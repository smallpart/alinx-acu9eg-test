==> flow/design.v <==
`timescale 1ns / 100 ps
module data_conv ( 
  input wire        clk_i,      
  input wire        reset_n_i,  
  input wire [31:0] data0_i,    
  input wire [31:0] data1_i,    
  input             clk_168,
  input             ch0_en,
  input             ch1_en,
  output reg [127:0] data_o     
  );
  reg toggle;
  always @(posedge clk_i or negedge reset_n_i)           
    begin
	  if (!reset_n_i)
	    toggle <= 0;
	  else
        toggle <= ~toggle;  
    end  
  always @(posedge clk_i or negedge reset_n_i)
    begin
	  if (!reset_n_i)
	    data_o <= 0;
	  else
	  if (!clk_168)                                            
	    begin
	      if (ch0_en) begin 
              data_o [15:8]  <= data0_i [7:0];  
              data_o [7:0]   <= data0_i [15:8];  
              data_o [47:40] <= data0_i [23:16];  
              data_o [39:32] <= data0_i [31:24];  
	      end else begin
              data_o [15:0]  <= 0; 
              data_o [47:32] <= 0;
	      end
	      if  (ch1_en) begin
              data_o [79:72] <= data1_i [7:0];   
              data_o [71:64] <= data1_i [15:8];  
              data_o [111:104] <= data1_i [23:16];  
              data_o [103: 96] <= data1_i [31:24];  
	      end else begin
              data_o [79 :64] <= 0; 
              data_o [111:96] <= 0;
	      end
		end
	  else 
        begin
          if (ch0_en) begin
              data_o [31:24] <= data0_i [7:0];  
              data_o [23:16] <= data0_i [15:8];  
              data_o [63:56] <= data0_i [23:16];  
              data_o [55:48] <= data0_i [31:24];  
	      end else begin
              data_o [31:16] <= 0; 
              data_o [63:48] <= 0;
	      end
          if (ch1_en) begin
              data_o [95:88] <= data1_i [7:0];  
              data_o [87:80] <= data1_i [15:8];  
              data_o [127:120] <= data1_i [23:16];  
              data_o [119:112] <= data1_i [31:24];  
	      end else begin
              data_o [95:80]   <= 0; 
              data_o [127:112] <= 0;
	      end
        end		
	end  
endmodule 
From RTL to reports: data_conv
Tool output for the design above, in the order of the flow.
Lines are those of the file above, counted from 1.
Operators carry their Yosys type and port widths (W data, S select, Z words).
Library cell names are shortened.
{"block": "setup", "top_module": "data_conv", "clk_port": "clk_i", "lib": "sky130hd", "corner": "tt_025C_1v80"}

Elaborated design
Yosys after proc, flatten, opt, wreduce and memory -nomap, before mapping. Enables and synchronous resets that opt folds into registers are not counted as muxes. Memory bits, and registers merged into a memory's read port (data or address), are not among the register bits. Print and check cells are not counted.
{"block": "op_classes", "n_shift": 0, "n_eq": 0, "mux": 8, "bitwise": 0, "div_mod_pow": 0, "mul": 0, "reduce_logical": 0, "addsub": 0, "cmp": 0}
{"block": "ops", "op": "$mux W8", "count": 8}
{"block": "bits", "latchBits": 0, "input_bits": 69, "ram_bits": 0, "output_inout_bits": 128, "memories": 0, "register_bits": 128, "clocked_rd_ports_x_width": 0, "mem_bits_ro": 0}

Depth
Longest topological path by Yosys (ltp), each cell counted once; first at word level (registers and memories cut), then after technology mapping (sequential cells cut; the memories' decode and read muxes count).
{"block": "depth", "ltp_word": 1, "ABC_AREA": 0, "mapped_depth": 4}

Mapped cells and area
Yosys stat after the flow's synthesis: flattened, memories mapped to cells. It holds for the ABC_AREA given above (unset counts as 0); a run with the other value may have another netlist.
Totals and module areas in this step are rounded.
{"block": "mapped", "synth_area_um2": 5120, "ffs": 128, "cells": 554, "n_buf": 42, "seq_area_um2": 3200}
{"block": "by_type", "type": "dfrtp_1", "count": 128, "area_total_um2": 3.2E+03}
{"block": "by_type", "type": "o21ai_0", "count": 123, "area_total_um2": 615.59}
{"block": "by_type", "type": "nand2_1", "count": 128, "area_total_um2": 480.461}
{"block": "by_type", "type": "nand3_1", "count": 64, "area_total_um2": 320.307}
{"block": "by_type", "type": "inv_1", "count": 64, "area_total_um2": 240.23}
{"block": "by_type", "type": "buf_2", "count": 29, "area_total_um2": 145.139}
{"block": "by_type", "type": "buf_4", "count": 12, "area_total_um2": 90.086}
{"block": "by_type", "type": "o21ai_1", "count": 5, "area_total_um2": 25.024}
{"block": "by_type", "type": "clkbuf_1", "count": 1, "area_total_um2": 3.754}

Worst setup path after synthesis
Source: OpenSTA report_checks on the synthesized netlist (no wires, ideal clock, input and output delay 20% of the period each), path of least setup slack; recovery checks are left aside. Register names are those of the netlist, which keeps one name where synthesis merged equal registers.
{"block": "synth_timing", "kind": "input to register", "start": "input ch1_en", "end": "register data_o[127]", "launch_ns": 0.187, "input_delay_ns": 0.187, "delay_ns": 0.552, "stages": 4, "path_buffers": 2, "setup_ns": 0.133, "period_ns": 0.934, "slack_ns": 0.195, "arrival_ns": 0.606, "required_time_ns": 0.801, "period_less_setup_slack_ns": 0.739}
"delay_ns" = arrival - input delay + setup time.
"stages" counts driving pins, that of a launching flip-flop among them; a cell with two outputs on the path counts twice.
"period_less_setup_slack_ns" = period - worst setup slack (recovery checks aside). The figure is calculated, with input and output delays left at 20% of the set period.
Between the ends stands the longest chain of elaborated cells between them, by number of cells; it is not shown to be the way that was timed. Of several equally long chains one is given.
A line is the first line of the expression or statement that the cell stems from. Yosys adds cells for indexed reads and writes and turns some case tables into memories.
A register here has more assigning lines than the two given.
{"block": "synth_via", "path_cell_list": "buf_4 buf_2 nand3_1 o21ai_0", "elab_chain_cells": 1, "cells_between": 1, "classes_between": "mux: 1"}
{"block": "synth_rtl", "item": "from (decl)", "line": 9, "rtl": "input             ch1_en,"}
{"block": "synth_rtl", "item": "$mux W8", "line": 57, "rtl": "if (ch1_en) begin"}
{"block": "synth_rtl", "item": "to (assign)", "line": 60, "rtl": "data_o [127:120] <= data1_i [23:16];"}
{"block": "synth_rtl", "item": "to (assign)", "line": 64, "rtl": "data_o [127:112] <= 0;"}
{"block": "synth_rtl", "item": "to (decl)", "line": 10, "rtl": "output reg [127:0] data_o"}

Path in the finished layout
Path of least setup slack in the final report of entry B (OpenROAD, finished layout, wires in). Where an end is a register, its clock arrival counts in the times.
{"block": "layout_timing", "kind": "register to output", "start": "register data_o[102]", "end": "output data_o[102]", "stages": 2, "path_buffers": 1, "launch_ns": 0.41, "period_ns": 0.956, "required_time_ns": 0.76, "slack_ns": -0.20, "arrival_ns": 0.96}
A register here has more assigning lines than the two given.
{"block": "layout_via", "path_cell_list": "dfrtp_1 buf_2", "elab_chain_cells": 0, "cells_between": 0, "cone_lines": 0}
{"block": "layout_rtl", "item": "from (decl)", "line": 10, "rtl": "output reg [127:0] data_o"}
{"block": "layout_rtl", "item": "from (assign)", "line": 23, "rtl": "data_o <= 0;"}
{"block": "layout_rtl", "item": "from (assign)", "line": 40, "rtl": "data_o [103: 96] <= data1_i [31:24];"}
{"block": "layout_rtl", "item": "to (decl)", "line": 10}

Ticket comment

Stored flow runs of data_conv (2 of them; Yosys, OpenROAD, sky130hd). They differ in their settings and are not a sequence. Constraints: input delay and output delay 20% of the set period each, output load 0.01 pF.
"period_less_ws_ns" = clock period - worst setup slack. The figure is calculated, with input and output delays left at 20% of the set period.
"worst_path_ns": the worst setup path's part of the clock period (all of it between registers, 20% less for each end at a port) less its slack. A launch clock that arrives late makes it longer, a capture clock that arrives late makes it shorter.
The measured numbers are rounded.

Entry A
==> flow/run.sh <==
#!/bin/bash
# the make line also repeats the synthesis and layout settings of config.mk as NAME=value (left out here)
make -C /OpenROAD-flow-scripts/flow DESIGN_CONFIG=/design/flow/config.mk WORK_HOME=/design/flow/orfs CLKGATE_MAP_FILE= finish
==> flow/config.mk <==
export PLATFORM = sky130hd
export DESIGN_NAME = data_conv
export DESIGN_NICKNAME = data_conv
export VERILOG_FILES = /design/flow/design.v
export SDC_FILE = /design/flow/constraint.sdc
export NUM_CORES = 4
export LEC_CHECK = 0
export ABC_AREA = 0
export CAP_MARGIN = 20
export CELL_PAD_IN_SITES_DETAIL_PLACEMENT = 0
export CELL_PAD_IN_SITES_GLOBAL_PLACEMENT = 3
export CORE_MARGIN = 2
export CORE_UTILIZATION = 62
export CTS_CLUSTER_DIAMETER = 150
export PLACE_DENSITY_LB_ADDON = 0.11
export SLEW_MARGIN = 0
export TNS_END_PERCENT = 20
==> flow/constraint.sdc <==
create_clock -name core_clock -period 1.24 [get_ports {clk_i}]
set_input_delay 0.2480 -clock core_clock [delete_from_list [all_inputs] [get_ports {clk_i}]]
set_output_delay 0.2480 -clock core_clock [all_outputs]
set_load 0.01 [all_outputs]

==> results of entry A, as JSON <==
{
  "outcome": "incomplete, placement halted on FLW-0024"
}

Entry B
==> flow/run.sh <==
#!/bin/bash
# the make line also repeats the synthesis and layout settings of config.mk as NAME=value (left out here)
make -C /OpenROAD-flow-scripts/flow DESIGN_CONFIG=/design/flow/config.mk WORK_HOME=/design/flow/orfs CLKGATE_MAP_FILE= finish
==> flow/config.mk <==
export PLATFORM = sky130hd
export DESIGN_NAME = data_conv
export DESIGN_NICKNAME = data_conv
export VERILOG_FILES = /design/flow/design.v
export SDC_FILE = /design/flow/constraint.sdc
export NUM_CORES = 4
export LEC_CHECK = 0
export ABC_AREA = 0
export CAP_MARGIN = 30
export CORE_ASPECT_RATIO = 0.53
export CORE_MARGIN = 2
export CORE_UTILIZATION = 43
export MIN_ROUTING_LAYER = met1
export SETUP_SLACK_MARGIN = 0.14
export SLEW_MARGIN = 35
export TNS_END_PERCENT = 100
==> flow/constraint.sdc <==
create_clock -name core_clock -period 0.956 [get_ports {clk_i}]
set_input_delay 0.1912 -clock core_clock [delete_from_list [all_inputs] [get_ports {clk_i}]]
set_output_delay 0.1912 -clock core_clock [all_outputs]
set_load 0.01 [all_outputs]

==> results of entry B, as JSON <==
{
  "worst_setup_slack_ns": -0.195,
  "period_less_ws_ns": 1.151,
  "synthArea_um2": 5120,
  "layout_utilization_pct": 71.6,
  "worst_path_ns": 0.96,
  "worst_setup_path_type": "register to output",
  "cell_area_final_um2": 8150,
  "hold_ws_ns": 0.103,
  "final_die_area_um2": 12800
}
