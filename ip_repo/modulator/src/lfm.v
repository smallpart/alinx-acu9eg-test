==> flow/design.v <==
module lfm (
	input         clk,
	input         reset_n,
	input  [47:0] lfm_rate,
    input  [31:0] lfm_time,
    input  [47:0] lfm_start,
    input         lfm_on,
	output [47:0] freq_out
);
	reg [47:0] current_freq_r;
	assign freq_out = current_freq_r;	
	reg [47:0] rate_r;
    reg [47:0] start_freq_r;
    reg [31:0] time_r;
    reg [47:0] current_time_r;
	always @(posedge clk) begin
		rate_r       <= lfm_rate;
        start_freq_r <= lfm_start;
        time_r       <= lfm_time;
	end
	always @(posedge clk) begin
		if (!reset_n) begin
			current_freq_r <= lfm_start;
            current_time_r <= 0;
		end else begin
			if (!lfm_on) begin
				current_freq_r <= lfm_start;
                current_time_r <= 0;
			end else begin
                if (current_time_r < time_r) begin
                    current_freq_r <= current_freq_r + rate_r;
                    current_time_r <= current_time_r + 1;
                end else begin
                    current_freq_r <= lfm_start;
                    current_time_r <= 0;
                end
			end
		end
	end
endmodule	
[Tool chain data of lfm]
The steps from the RTL of lfm to its reports follow in flow order.
Lines are those of the file above, counted from 1.
Operators carry their Yosys type and port widths (W data, S select, Z words).
Cell names lack the library's common part.
A cell with - has no value.
Set-up
  top module: lfm
  clock port: clk
  standard-cell library: sky130hd
  library corner: tt_025C_1v80

[Word-level counts]
Counts by Yosys on the flattened word-level netlist (proc, flatten, opt, wreduce; memories kept). Register bits leave out memories and registers merged into their read ports (data or address); mux counts leave out enables and synchronous resets folded into registers. Print and check cells are left out. Cells with the same type and inputs are merged into one.
Storage and ports
  register bits after elaboration: 176
  latch bits: 0
  memory bits (writable): 0
  memory bits (read-only): 0
  clocked read ports x word width: 0
  memories: 0
  input port bits: 131
  elaborated cells: 11
Cells by class
  add/sub/neg operators: 2
  $mul: 0
  div/mod/pow operators: 0
  order comparisons: 1
  equality and inequality tests: 0
  shift-type cells: 0
  muxes and demuxes: 3
  bitwise operators: 0
  reductions and logical operators: 1
Operators by type and width (number)
  $mux W48: 3
  $add A48 B1 Y48 const B: 1
  $lt A48 B32 Y1: 1
  $add A48 B48 Y48: 1
  $reduce_and A3 Y1: 1

[Depth]
Yosys ltp: most cells in a row. Word level: on the elaborated netlist, between registers, memories and ports. Mapped: between sequential cells and ports; inverters and the memories' decode and read muxes count.
Logic depth
  word-level depth: 4
  ABC_AREA: 0
  mapped depth: 12

[After synthesis]
Yosys stat after the flow's synthesis: flattened, memories mapped to cells. It holds for the ABC_AREA given above (unset counts as 0); a run with the other value may have another netlist.
Mapped netlist
  cells in the netlist: 932
  cell area after synthesis: 8341.8 um^2
  area of sequential cells: 3523.4 um^2
  mapped flip-flops: 176
  buffers: 35
Cells by type (number)
  dfxtp_1: 176
  ha_1: 79
  nand2_1: 101
  a21oi_1: 64
  xor2_1: 35
  o21ai_0: 60
  xnor2_1: 33
  nor2_1: 75
  a21o_1: 26
  inv_1: 50
  nand3_1: 27
  clkbuf_1: 30
  nand4_1: 17
  a211oi_1: 10
  o21ai_1: 14
  and3_1: 11
  o21bai_1: 9
  nor3_1: 11
Not listed: further types 47, cells in them 104.

[Timing after synthesis]
Path of least setup slack by OpenSTA after synthesis, without wires, with an ideal clock, recovery checks aside; 20% of the period is set as input and as output delay. Where synthesis merged equal registers, the netlist keeps one of their names.
Timing post-synthesis
  path kind: reg-to-reg
  start: register current_freq_r[0]
  end: register current_freq_r[46]
  clock period: 2.95 ns
  time at the first pin: 0.000 ns
  arrival time: 2.651 ns
  required time: 2.831 ns
  path slack: 0.180 ns
  path delay: 2.770 ns
  stages: 13
  synthesis period reached: 2.77 ns
"path delay" is the arrival time less input delay plus setup time.
"stages": output pins that drive a net of the path, with the launching flip-flop's if there is one; two outputs of one cell count as two.
"synthesis period reached" = period - worst setup slack (recovery checks aside). The figure is calculated, with input and output delays left at 20% of the set period.
The rows between start and end are the longest chain of elaborated cells between them; the timing report does not say that the signal goes this way. Where chains are equally long, one stands for them.
Each line given opens the expression or statement behind the cell; cells for indexed reads and writes are added by Yosys, which also makes memories of some case tables.
At most two assigning lines are given for a register; there are more.
On the way, post-synthesis
  cell sequence: dfxtp_1 ha_1 inv_1 fa_1 nand2b_1 a211oi_1 o31a_1 o211ai_1 o2bb2ai_1 a31oi_1 o21ai_2 mux2i_1 nand2_1
  length of the longest elaborated chain: 4
  elaborated cells on any way between the ends: 4
  classes of those cells: 1 x add/sub; 3 x mux
Ends and longest elaborated chain, post-synthesis
  start, declared: RTL line 10  | reg [47:0] current_freq_r;
  start, assigned: RTL line 23  | current_freq_r <= lfm_start;
  start, assigned: RTL line 27  | current_freq_r <= lfm_start;
  $add A48 B48 Y48: RTL line 31  | current_freq_r <= current_freq_r + rate_r;
  $mux W48: RTL line 30  | if (current_time_r < time_r) begin
  $mux W48: RTL line 26  | if (!lfm_on) begin
  $mux W48: RTL line 22  | if (!reset_n) begin
  end, assigned: RTL line 23
  end, assigned: RTL line 27
  end, declared: RTL line 10

[Timing after layout]
Path of least setup slack in the final report of flow run 1 (OpenROAD, finished layout, wires in). Where an end is a register, its clock arrival counts in the times.
Timing post-layout
  path kind: reg-to-reg
  start: register current_time_r[6]
  end: register current_freq_r[0]
  clock period: 2.07 ns
  time at the first pin: 0.44 ns
  arrival time: 3.11 ns
  required time: 2.41 ns
  path slack: -0.70 ns
  stages: 11
The rows between start and end are the longest chain of elaborated cells between them; the timing report does not say that the signal goes this way. Where chains are equally long, one stands for them.
At most two assigning lines are given for a register; there are more.
On the way, post-layout
  cell sequence: dfxtp_2 ha_4 or4_4 a21oi_4 o31ai_4 a2111oi_4 buf_4 o2111ai_4 buf_12 buf_16 mux2_4
  length of the longest elaborated chain: 4
  elaborated cells on any way between the ends: 4
  classes of those cells: 1 x compare; 3 x mux
Ends and longest elaborated chain, post-layout
  start, declared: RTL line 15  | reg [47:0] current_time_r;
  start, assigned: RTL line 24  | current_time_r <= 0;
  start, assigned: RTL line 32  | current_time_r <= current_time_r + 1;
  $lt A48 B32 Y1: RTL line 30  | if (current_time_r < time_r) begin
  $mux W48: RTL line 30
  $mux W48: RTL line 26  | if (!lfm_on) begin
  $mux W48: RTL line 22  | if (!reset_n) begin
  end, assigned: RTL line 23  | current_freq_r <= lfm_start;
  end, assigned: RTL line 27  | current_freq_r <= lfm_start;
  end, declared: RTL line 10  | reg [47:0] current_freq_r;

Memo
Re: implementation data of lfm

Module lfm, platform sky130hd: 2 stored runs of the flow (Yosys, OpenROAD) with differing settings, in no particular order. Input and output delays are each 20% of the period that was set; the output load is 0.01 pF.
"achieved clock period" = clock period - worst setup slack. The figure is calculated, with input and output delays left at 20% of the set period.
"worst setup path time": the worst setup path's part of the clock period (all of it between registers, 20% less for each end at a port) less its slack. A launch clock that arrives late makes it longer, a capture clock that arrives late makes it shorter.
"power consumption": no workload was simulated; the value follows from the tool's default switching activity.

==> flow run 1: settings <==
{ "period_ns": 2.07, "CAP_MARGIN": 20, "CORE_MARGIN": 2, "CORE_UTILIZATION": 40, "SLEW_MARGIN": 20 }
==> flow run 1: results <==
worst setup slack after layout: -0.704 ns
final design utilization: 69.1%
worst setup path time: 2.77 ns
critical path type: reg-to-reg
power consumption: 8.948 mW
total negative slack on setup checks: -47.919 ns
chip area after synthesis (Yosys): 8341.8 um^2
worst hold slack after layout: 0.400 ns
full die area: 22025.5 um^2
standard-cell area after layout: 14069.7 um^2
achieved clock period: 2.774 ns

==> flow run 2: settings <==
{ "period_ns": 5.03, "CORE_UTILIZATION": 54, "PLACE_DENSITY": 0.44, "CORE_ASPECT_RATIO": 0.99, "CORE_MARGIN": 6, "CELL_PAD_IN_SITES_GLOBAL_PLACEMENT": 2, "CELL_PAD_IN_SITES_DETAIL_PLACEMENT": 2, "ABC_AREA": 1, "GPL_TIMING_DRIVEN": 0, "GPL_ROUTABILITY_DRIVEN": 1, "CAP_MARGIN": 40, "MIN_ROUTING_LAYER": "met2", "MAX_ROUTING_LAYER": "met5", "SLEW_MARGIN": 20 }
==> flow run 2: results <==
unfinished; error GPL-0301 in placement
